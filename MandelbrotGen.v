==> flow/design.v <==
module MandelbrotGen(
		input Clk_100M,           
		input  [4:0]BTNS,         
		input  SW0,               
		input  SW15,              
		output reg [18:0] addrA,  
		output reg [11:0] dinA,   
		output reg wea            
    );
reg [9:0] x_count;                  
reg signed[17:0] shift_val;         
reg signed[17:0] C_real_start;      
reg signed[17:0] C_imag_start;      
reg signed [17:0] C_real;           
reg signed[17:0] C_imag ;           
reg [11:0] iterations;              
reg signed [17:0] Z_real;           
reg signed [17:0] Z_imag;           
reg signed[35:0] Temp_Z_imag_real;  
reg signed [35:0] temp_imag;        
reg signed [35:0] temp_real;        
reg signed[17:0] Z_real2;           
reg signed[17:0] Z_imag2;           
reg signed[17:0] Z_imag2_re2_sum;   
reg calculating;                    
reg init = 0;                       
reg Count = 0;                      
always @(posedge Clk_100M) begin
if (SW15 == 1)begin                 
	init = 0;
end
	if (|BTNS) begin                                            
		addrA       <= 0;                                        
		x_count      = 0;                                        
		iterations  <= 1;                                        
		calculating  = 1;                                        
		if (BTNS[0] == 1) begin                                  
			C_imag_start       = C_imag_start - (shift_val<<5);   
		end
		else if (BTNS[1] == 1) begin                             
			C_imag_start       = C_imag_start + (shift_val<<5) ;  
		end 
		else if (BTNS[3] == 1) begin                             
			C_real_start       = C_real_start  - (shift_val<<5);  
		end
		else if (BTNS[4] == 1) begin                             
			C_real_start       = C_real_start  + (shift_val<<5);  
		end
		if (SW0 == 0) begin                                     
			if(BTNS[2] == 1) begin                               
				shift_val          = shift_val <<1;               
				C_imag_start       = C_imag_start  <<1;
				C_real_start       = C_real_start  <<1;
			end
		end else if (SW0 == 1) begin                            
			if(BTNS[2] == 1) begin		                          
				shift_val          = shift_val >> 1;              
				C_imag_start       = C_imag_start  >>>1;
				C_real_start       = C_real_start  >>>1;
			end
		end
		C_real           = C_real_start;                       
		C_imag           = C_imag_start;  
		Z_real           = C_real_start;
		Z_imag           = C_imag_start;   
	end  
	if(init ==0) begin
		x_count           = 0;
		addrA            <= 0;
		temp_imag         = 0;
		temp_real         = 0;
		shift_val         = 18'sb0000_0000_0001_0000_00;  
		C_real            = 18'sb1110_1100_0000_0000_00;  
		C_imag            = 18'sb0000_1111_0000_0000_00;  
		C_real_start      = C_real;
		C_imag_start      = C_imag;
		Z_real            = C_real;
		Z_imag            = C_imag; 
		iterations       <= 1;
		Temp_Z_imag_real  = 0;                       
		Z_real2           = 0; 
		Z_imag2           = 0; 
		Z_imag2_re2_sum   = 0;
		calculating       = 1;
		init              = 1;                           
	end  
	if (&Count) begin
		Count <= 0;
		if (addrA > 307199) begin                        
			addrA <= 0;
		end
		else begin
		      if(calculating == 1) begin
					temp_real       = Z_real*Z_real;             
					Z_real2         = temp_real[31:14];          
					temp_imag       = Z_imag*Z_imag;             
					Z_imag2         = temp_imag[31:14];			   
					Z_imag2_re2_sum = Z_real2 + Z_imag2;         
					if ((Z_imag2_re2_sum > (18'sb0100_0000_0000_0000_00)) || (iterations == 150)) begin   
						wea         = 1;                                         
						if (iterations == 150) begin                             
							dinA        = 12'h000;                                
						end else begin
							dinA        = iterations +12'b0100_0000_0000;         
						end
						Z_real2     = 0;                                         
						Z_imag2     = 0;
						Z_imag      = 0;
						Z_real      = 0;
						calculating = 0;                                         
					end else begin                                              
						Temp_Z_imag_real = Z_real*Z_imag;                        
						Temp_Z_imag_real = Temp_Z_imag_real<<1;                  
						Z_imag           = (Temp_Z_imag_real[31:14]) + C_imag;   
						Z_real           = Z_real2 - Z_imag2 + C_real;           
						iterations      <= iterations + 1'b1;                    
					end
				end if (calculating == 0) begin	
						C_real = C_real + shift_val;                            
						if (x_count == 639) begin                               
							x_count = 0;
							C_imag  = C_imag - shift_val;                        
							C_real  = C_real_start;                              
							if (addrA == 307199) begin                           
								C_imag = C_imag_start;                            
							end
						end else begin                                          
							x_count = x_count + 1;
						end
					calculating	= 1;                                           
					addrA      <= addrA +1'b1;                             
					iterations <= 1;
				end		
	end 
	end else Count <= Count+ 1; 
end  
endmodule
==> Tool chain data of MandelbrotGen <==
The steps from the RTL of MandelbrotGen to its reports follow in flow order.
Line numbers count from 1 in the design file above.
Operators carry their Yosys type and port widths (W data, S select, Z words).
Library cell names are shortened.
{ "setup": {"top": "MandelbrotGen", "clock_port": "Clk_100M", "lib": "sky130hd", "lib_corner": "tt_025C_1v80"} }

==> Word-level counts <==
Counts by Yosys on the flattened word-level netlist (proc, flatten, opt, wreduce; memories kept). Register bits leave out memories and registers merged into their read ports (data or address); mux counts leave out enables and synchronous resets folded into registers. Print and check cells are left out. Cells with the same type and inputs are merged into one.
{ "op_classes": {"n_shift": 0, "mul": 3, "n_eq": 3, "muxes": 73, "n_cmp": 2, "bitwise": 1, "reduce_logical": 3, "addsub": 15, "n_div": 0} }
{ "ops": {"columns": ["operator", "count"], "rows": [
  ["$mul A18 B18 Y32", 2],
  ["$mux W18", 44],
  ["$mul A18 B18 Y31", 1],
  ["$add A18 B18 Y18", 6],
  ["$mux W19", 5],
  ["$mux W12", 7],
  ["$sub A18 B18 Y18", 4],
  ["$mux W10", 6],
  ["$mux W17", 2],
  ["$add A19 B1 Y19 const B", 1],
  ["$gt A19 B19 Y1 const B", 1],
  ["$eq A19 B19 Y1 const B", 1],
  ["$gt A18 B18 Y1 const B", 1],
  ["$add A12 B1 Y12 const B", 1],
  ["$add A12 B11 Y12 const B", 1],
  ["$eq A12 B8 Y1 const B", 1],
  ["$add A10 B1 Y10 const B", 1],
  ["$eq A10 B10 Y1 const B", 1],
  ["$mux W1", 9],
  ["$reduce_or A5 Y1", 1],
  ["$reduce_and A4 Y1", 1],
  ["$add A1 B1 Y1 const B", 1],
  ["$logic_or A1 B1 Y1", 1],
  ["$not A1 Y1", 1]
]} }
{ "bits": {"output_inout_bits": 32, "clocked_rd_ports_x_width": 0, "mem_count": 0, "mem_bits_ro": 0, "wordCells": 114, "ram_bits": 0, "register_bits": 182, "latchBits": 0} }

==> Depth <==
Longest topological path by Yosys (ltp), each cell counted once; first at word level (registers and memories cut), then after technology mapping (sequential cells cut; the memories' decode and read muxes count).
{ "depth": {"depth_word": 20, "abc_area": 0, "mapped_depth": 59, "ltp_nobuf": 56} }

==> Netlist <==
The flow's flattened synthesis, as Yosys stat reports it; memories are mapped. The netlist is that of the ABC_AREA named above (0 if unset); the other value can give another one.
{ "by_type": {"columns": ["type", "count", "area_total_um2"], "rows": [
  ["fa_1", 842, 1.69E+04],
  ["ha_1", 406, 5.08E+03],
  ["inv_1", 1250, 4692],
  ["dfxtp_1", 170, 3.4E+03],
  ["nand2_1", 610, 2.29E+03],
  ["nor2_1", 451, 1.69E+03],
  ["xnor2_1", 132, 1.16E+03],
  ["o21ai_0", 203, 1.02E+03],
  ["a21oi_1", 201, 1.01E+03],
  ["clkbuf_1", 166, 623.098],
  ["xor2_1", 58, 507.987],
  ["mux2i_1", 42, 420.403],
  ["edfxtp_1", 12, 360.346],
  ["o21a_1", 46, 345.331],
  ["a21o_1", 45, 337.824],
  ["nand2b_1", 51, 319.056],
  ["nand3_1", 63, 315.302],
  ["nor2b_1", 41, 256.496]
]} }
Other cell types: 72; their cells: 576.
{ "synth_totals": {"seq_area_um2": 3763.6, "ffs": 182, "cell_count": 5365, "buffers": 222, "yosys_area_um2": 44747.9} }

==> Path before layout <==
Source: OpenSTA report_checks on the synthesized netlist (no wires, ideal clock, input and output delay 20% of the period each), path of least setup slack; recovery checks are left aside. Register names are those of the netlist, which keeps one name where synthesis merged equal registers.
{ "synth_path": {"path_type": "input port to flip-flop", "startpoint": "input port BTNS[0]", "endpoint": "register dinA[0]", "path_delay_ns": 10.831, "tclk_ns": 14.6, "t_first_pin_ns": 2.920, "n_path_buf": 6, "t_arrival_ns": 13.371, "stages": 49, "setup_ns": 0.380, "setup_slack_ns": 0.849, "period_less_setup_slack_ns": 13.751} }
"path_delay_ns" = arrival - input delay + setup time.
"stages": output pins that drive a net of the path, with the launching flip-flop's if there is one; two outputs of one cell count as two.
"period_less_setup_slack_ns" = period - worst setup slack (recovery checks aside). The figure is calculated, with input and output delays left at 20% of the set period.
Between the ends stands the longest chain of elaborated cells between them, by number of cells; it is not shown to be the way that was timed. Of several equally long chains one is given.
A line is the first line of the expression or statement that the cell stems from. Yosys adds cells for indexed reads and writes and turns some case tables into memories.
{ "synth_between": {"path_cell_list": "clkbuf_1 or2_2 clkbuf_1 clkbuf_1 o22ai_1 a21oi_1 mux2i_1 a211oi_1 o22ai_1 inv_1 clkbuf_1 buf_1 nand2_1 fa_1 fa_1 inv_1 ha_1 fa_1 [13 not listed] nor2_1 o21bai_1 a21oi_1 nor2b_1 o21a_1 nor2_1 xor2_1 ha_1 a21boi_0 nor2_1 o41ai_1 o22ai_1 xor2_1 a31oi_1 o21a_2 nor2_4 buf_2 nor2_1", "elab_chain_len": 10} }
{ "synth_rtl": {"columns": ["element", "line_no", "text"], "rows": [
  ["start: declaration", 3, "input [4:0]BTNS,"],
  ["$mux W18", 37, "if (BTNS[0] == 1) begin"],
  ["$mux W18", 50, "if(BTNS[2] == 1) begin"],
  ["$mux W18", 49, "if (SW0 == 0) begin"],
  ["$mux W18", 32, "if (|BTNS) begin"],
  ["$mux W18", 67, "if(init ==0) begin"],
  ["$mul A18 B18 Y32", 94, "temp_real = Z_real*Z_real;"],
  ["$add A18 B18 Y18", 98, "Z_imag2_re2_sum = Z_real2 + Z_imag2;"],
  ["$gt A18 B18 Y1", 99, "if ((Z_imag2_re2_sum > (18'sb0100_0000_0000_0000_00)) || (iterations == 150)) begin"],
  ["$logic_or A1 B1 Y1", 99, null],
  ["$reduce_and A4 Y1", null, null],
  ["end: assignment", 102, "dinA = 12'h000;"],
  ["end: assignment", 104, "dinA = iterations +12'b0100_0000_0000;"],
  ["end: declaration", 7, "output reg [11:0] dinA,"]
]} }

==> Worst path after layout <==
Path of least setup slack in the final report of job 1 (OpenROAD, finished layout, wires in). Where an end is a register, its clock arrival counts in the times.
{ "layout_path": {"path_type": "input port to flip-flop", "startpoint": "input port BTNS[0]", "endpoint": "register dinA[0]", "t_arrival_ns": 18.71, "setup_ns": 0.37, "tclk_ns": 22.6, "setup_slack_ns": 4.01, "n_path_buf": 4, "stages": 51, "t_first_pin_ns": 4.52} }
Between the ends stands the longest chain of elaborated cells between them, by number of cells; it is not shown to be the way that was timed. Of several equally long chains one is given.
{ "layout_between": {"path_cell_list": "clkdlybuf4s50_1 buf_4 inv_1 nand2_1 nor2_1 a21oi_1 o22ai_1 a21oi_1 mux2i_1 nand2_1 o21ai_0 a21oi_1 o21a_1 buf_4 clkinv_1 nor2_1 inv_1 fa_1 [15 not listed] nor2b_1 o21a_1 nor2_1 o21bai_1 a21oi_1 o21ai_0 xor2_1 ha_1 a21boi_0 nor2_1 o41ai_1 o22ai_1 xor2_1 a31oi_1 o21a_2 nor2_4 buf_4 nor2_1", "elab_chain_len": 10} }
{ "layout_rtl": {"columns": ["element", "line_no", "text"], "rows": [
  ["start: declaration", 3, "input [4:0]BTNS,"],
  ["$mux W18", 37, "if (BTNS[0] == 1) begin"],
  ["$mux W18", 50, "if(BTNS[2] == 1) begin"],
  ["$mux W18", 49, "if (SW0 == 0) begin"],
  ["$mux W18", 32, "if (|BTNS) begin"],
  ["$mux W18", 67, "if(init ==0) begin"],
  ["$mul A18 B18 Y32", 94, "temp_real = Z_real*Z_real;"],
  ["$add A18 B18 Y18", 98, "Z_imag2_re2_sum = Z_real2 + Z_imag2;"],
  ["$gt A18 B18 Y1", 99, "if ((Z_imag2_re2_sum > (18'sb0100_0000_0000_0000_00)) || (iterations == 150)) begin"],
  ["$logic_or A1 B1 Y1", 99, null],
  ["$reduce_and A4 Y1", null, null],
  ["end: assignment", 102, "dinA = 12'h000;"],
  ["end: assignment", 104, "dinA = iterations +12'b0100_0000_0000;"],
  ["end: declaration", 7, "output reg [11:0] dinA,"]
]} }

==> results <==
Settings and measured results of 2 stored flow runs for module MandelbrotGen (sky130hd), not sorted in any way. The constraints put input and output delay at 20% of the set period each and load the outputs with 0.01 pF.
"achieved clock period": clock period set for the run, less the worst setup slack. It is reckoned from that one timing run; input and output delays stay at 20% of the period that was set.
"critical setup path time" is the time allowed to the run's worst setup path (the clock period less input and output delay, where it has them) less its slack. Clock arrival times count: a late capture clock shortens it, a late launch clock lengthens it.

==> job 1: settings <==
{ "period_ns": 22.6, "CORE_UTILIZATION": 15, "PLACE_DENSITY_LB_ADDON": 0.14, "CELL_PAD_IN_SITES_DETAIL_PLACEMENT": 0, "TNS_END_PERCENT": 65, "SLEW_MARGIN": 5, "CAP_MARGIN": 20, "CORE_MARGIN": 2 }
==> job 1: results <==
achieved clock period: 18.586 ns
area of the die: 302704.0 µm²
standard-cell area of the final layout: 50742.4 µm²
final design utilization: 17.1%
critical setup path time: 14.07 ns
critical path kind: input port to flip-flop
lowest setup slack: 4.014 ns
area of the synthesized netlist: 44747.9 µm²

==> job 2: settings <==
{ "period_ns": 13.7, "CORE_UTILIZATION": 37, "CAP_MARGIN": 20, "CORE_MARGIN": 2, "SLEW_MARGIN": 20 }
==> job 2: results <==
achieved clock period: 13.262 ns
area of the die: 123739.0 µm²
standard-cell area of the final layout: 52770.6 µm²
final design utilization: 44.0%
critical setup path time: 10.52 ns
critical path kind: input port to flip-flop
lowest setup slack: 0.438 ns
area of the synthesized netlist: 44747.9 µm²
