==> flow/design.v <==
module VGA_Driver(
	input clk,                   
	output reg hsync,            
	output reg vsync,            
	output reg [9:0] hcount,     
	output reg [9:0] vcount      
);
reg [1:0]Count;                 
reg ven = 0;                    
reg [9:0]hc;                    
reg [9:0]vc;                    
always @(posedge clk) begin
Count <= Count + 1'b1;
if(&Count) begin 
	hcount = hc;                   
	vcount = vc;               
	Count <= 0;
	if (hc == 799) begin           
		ven <= 1'b1;                
		hc  <= 0;		             
	end
	else begin
		hc  <= hc + 1'b1;           
		ven <= 0;                   
	end
	if (hc < 96) begin             
		hsync <= 1'b0;
	end
	else begin 
		hsync <= 1'b1;               
	end 
   if (ven == 1'b1) begin         
		if (vc == 520) begin        
			vc <= 0;                 
		end
	else begin
		vc <= vc + 1'b1;            
	end
	if (vc < 2) begin              
		vsync <= 1'b0;
	end
	else begin 
		vsync <= 1'b1;              
	end 
end
end
end
endmodule
; Reports on VGA_Driver
; The steps from the RTL of VGA_Driver to its reports follow in flow order.
; Line numbers count from 1 in the design file above.
; Operators carry their Yosys type and port widths (W data, S select, Z words).
; Library cell names are shortened.
; The mark -- stands for no value.
[design]
top = VGA_Driver
clock_port = clk
library = sky130hd
pvt_corner = tt_025C_1v80

; Word level
; Source: Yosys, flattened and elaborated, memories not mapped. Widths are those after wreduce. Registers that Yosys merges into a memory's read port (data or address) are not register bits. Print and check cells do not count. Equal cells are merged and count once.
[word_totals]
regBits = 45
output_inout_bits = 22
word_cells = 20
inputBits = 1
[classes]
n_addsub = 3
mux = 3
n_reduce_logical = 2
equal = 2
cmp = 2
[ops]
columns = op, n
row1 = $add A10 B1 Y10 const B, 2
row2 = $eq A10 B10 Y1 const B, 2
row3 = $lt A10 B2 Y1 const B, 1
row4 = $lt A10 B7 Y1 const B, 1
row5 = $reduce_and A3 Y1, 1
row6 = $mux W1, 3
row7 = $add A2 B1 Y2 const B, 1
row8 = $reduce_and A2 Y1, 1

; Depth
; Longest topological path by Yosys (ltp), each cell counted once; first at word level (registers and memories cut), then after technology mapping (sequential cells cut; the memories' decode and read muxes count).
[depth]
word_depth = 2
abc_area = 0
mapped_depth = 5
ltp_nobuf = 5

; Synthesis result
; The flow's flattened synthesis, as Yosys stat reports it; memories are mapped. The netlist is that of the ABC_AREA named above (0 if unset); the other value can give another one.
[types]
columns = cell, n, type_area_um2
row1 = edfxtp_1, 43, 1.29E+03
row2 = xor2_1, 8, 70.067
row3 = ha_1, 4, 50.048
row4 = nor2_1, 12, 45.043
row5 = dfxtp_1, 2, 40.038
row6 = nand3_1, 7, 35.034
row7 = xnor2_1, 4, 35.034
row8 = nand4_1, 4, 25.024
row9 = and3_1, 3, 18.768
row10 = nor2b_1, 3, 18.768
row11 = nand3_4, 1, 17.517
row12 = nand2_1, 4, 15.014
row13 = o31ai_1, 2, 15.014
row14 = nor4_1, 2, 12.512
row15 = a2111o_1, 1, 11.261
row16 = inv_1, 3, 11.261
row17 = nand4bb_1, 1, 11.261
row18 = or4_4, 1, 11.261
; Other cell types: 13; their cells: 15.
[mapped]
area_mm2 = 0.0018305
n_buf = 2
seq_area_mm2 = 0.0013313
stdcells = 120
ffs = 45

; Worst setup path after synthesis
; Source: OpenSTA report_checks on the synthesized netlist (no wires, ideal clock, input and output delay 20% of the period each), path of least setup slack; recovery checks are left aside. Register names are those of the netlist, which keeps one name where synthesis merged equal registers.
[synth_timing]
path_type = reg-to-reg
from = register Count[0]
to = register vc[0]
delay_ns = 2.021
launch_ns = 0.000
driving_pins = 3
required_ns = 2.731
arrival_time_ns = 1.672
period_ns = 3.08
n_path_buf = 0
setup_time_ns = 0.349
setup_slack_ns = 1.059
period_less_setup_slack_ns = 2.021
; "delay_ns" is the arrival time less input delay plus setup time.
; "driving_pins": output pins that drive a net of the path, with the launching flip-flop's if there is one; two outputs of one cell count as two.
; "period_less_setup_slack_ns" is the clock period less the worst setup slack; recovery checks do not enter. This is arithmetic on one report: input and output delays are still those of the set period (20% each).
; The rows between start and end are the longest chain of elaborated cells between them; the timing report does not say that the signal goes this way. Where chains are equally long, one stands for them.
; Each line given opens the expression or statement behind the cell; cells for indexed reads and writes are added by Yosys, which also makes memories of some case tables.
[synth_via]
path_cell_list = dfxtp_1 > ha_1 > and2_1
elab_chain_len = 1
cells_between = 1
cone_lines = 0
classes_between = reduce/logical (1)
[synth_lines]
columns = element, line
row1 = from (decl), 8  ; reg [1:0]Count;
row2 = from (assign), 13  ; Count <= Count + 1'b1;
row3 = from (assign), 17  ; Count <= 0;
row4 = $reduce_and A3 Y1, --
row5 = to (assign), 34  ; vc <= 0;
row6 = to (assign), 37  ; vc <= vc + 1'b1;
row7 = to (decl), 11  ; reg [9:0]vc;

; Path in the finished layout
; From the final timing report of run 1: the path of least setup slack in the routed layout; clock arrival at registers is part of the times.
[layout_timing]
path_type = reg-to-reg
from = register hc[0]
to = register hc[1]
n_path_buf = 0
period_ns = 1.89
required_ns = 1.92
arrival_time_ns = 1.70
setup_time_ns = 0.26
setup_slack_ns = 0.22
launch_ns = 0.29
driving_pins = 5
; The rows between start and end are the longest chain of elaborated cells between them; the timing report does not say that the signal goes this way. Where chains are equally long, one stands for them.
[layout_via]
path_cell_list = edfxtp_1 > ha_1 > nand4_1 > nor3_2 > nor2b_1
elab_chain_len = 1
cells_between = 2
cone_lines = 2
classes_between = add/sub (1); eq/ne (1)
[layout_lines]
columns = element, line
row1 = from (decl), 10  ; reg [9:0]hc;
row2 = from (assign), 20  ; hc <= 0;
row3 = from (assign), 23  ; hc <= hc + 1'b1;
row4 = $add A10 B1 Y10, 23
row5 = to (assign), 20
row6 = to (assign), 23
row7 = to (decl), 10

; Record of 2 stored runs of the RTL-to-layout flow on VGA_Driver, platform sky130hd. The runs are unordered. Constraints: input delay and output delay 20% of the set period each, output load 0.01 pF.
; "period_less_ws_ns" means the clock period less the worst setup slack. The figure is calculated, with input and output delays left at 20% of the set period.
; By "worst_path_time_ns" is meant the share of the clock period that the worst setup path is allowed (20% is reserved at inputs, 20% at outputs), minus its slack. Clock arrival times at its registers enter into it.
; "power.total_mw" is the tool's figure for a default switching activity; nothing was simulated.

[run 1: settings]
period_ns = 1.89
CAP_MARGIN = 20
CORE_MARGIN = 2
CORE_UTILIZATION = 40
SLEW_MARGIN = 20
[run 1: results]
final_hold_ws_ns = 0.432
layout_stdcell_area_mm2 = 0.0022109
post_synth_area_mm2 = 0.0018305
die_mm2 = 0.0051337
power.total_mw = 1.627
period_less_ws_ns = 1.665
worst_setup_slack_ns = 0.225
worst_path_time_ns = 1.67
worst_path_kind = reg-to-reg
tns_setup_ns = 0.000
utilization_pct = 50.4

[run 2: settings]
period_ns = 1.99
CORE_UTILIZATION = 43
SETUP_SLACK_MARGIN = -0.09
PLACE_DENSITY_LB_ADDON = 0.14
CORE_ASPECT_RATIO = 1.67
CORE_MARGIN = 3
CELL_PAD_IN_SITES_GLOBAL_PLACEMENT = 2
CELL_PAD_IN_SITES_DETAIL_PLACEMENT = 0
GPL_TIMING_DRIVEN = 1
CTS_CLUSTER_SIZE = 37
CAP_MARGIN = 30
MAX_ROUTING_LAYER = met4
SLEW_MARGIN = 20
[run 2: results]
tns_setup_ns = 0.000
utilization_pct = 54.0
post_synth_area_mm2 = 0.0018305
worst_path_time_ns = 1.70
worst_path_kind = reg-to-reg
final_hold_ws_ns = 0.414
power.total_mw = 1.581
worst_setup_slack_ns = 0.294
layout_stdcell_area_mm2 = 0.0022096
die_mm2 = 0.0051019
period_less_ws_ns = 1.696
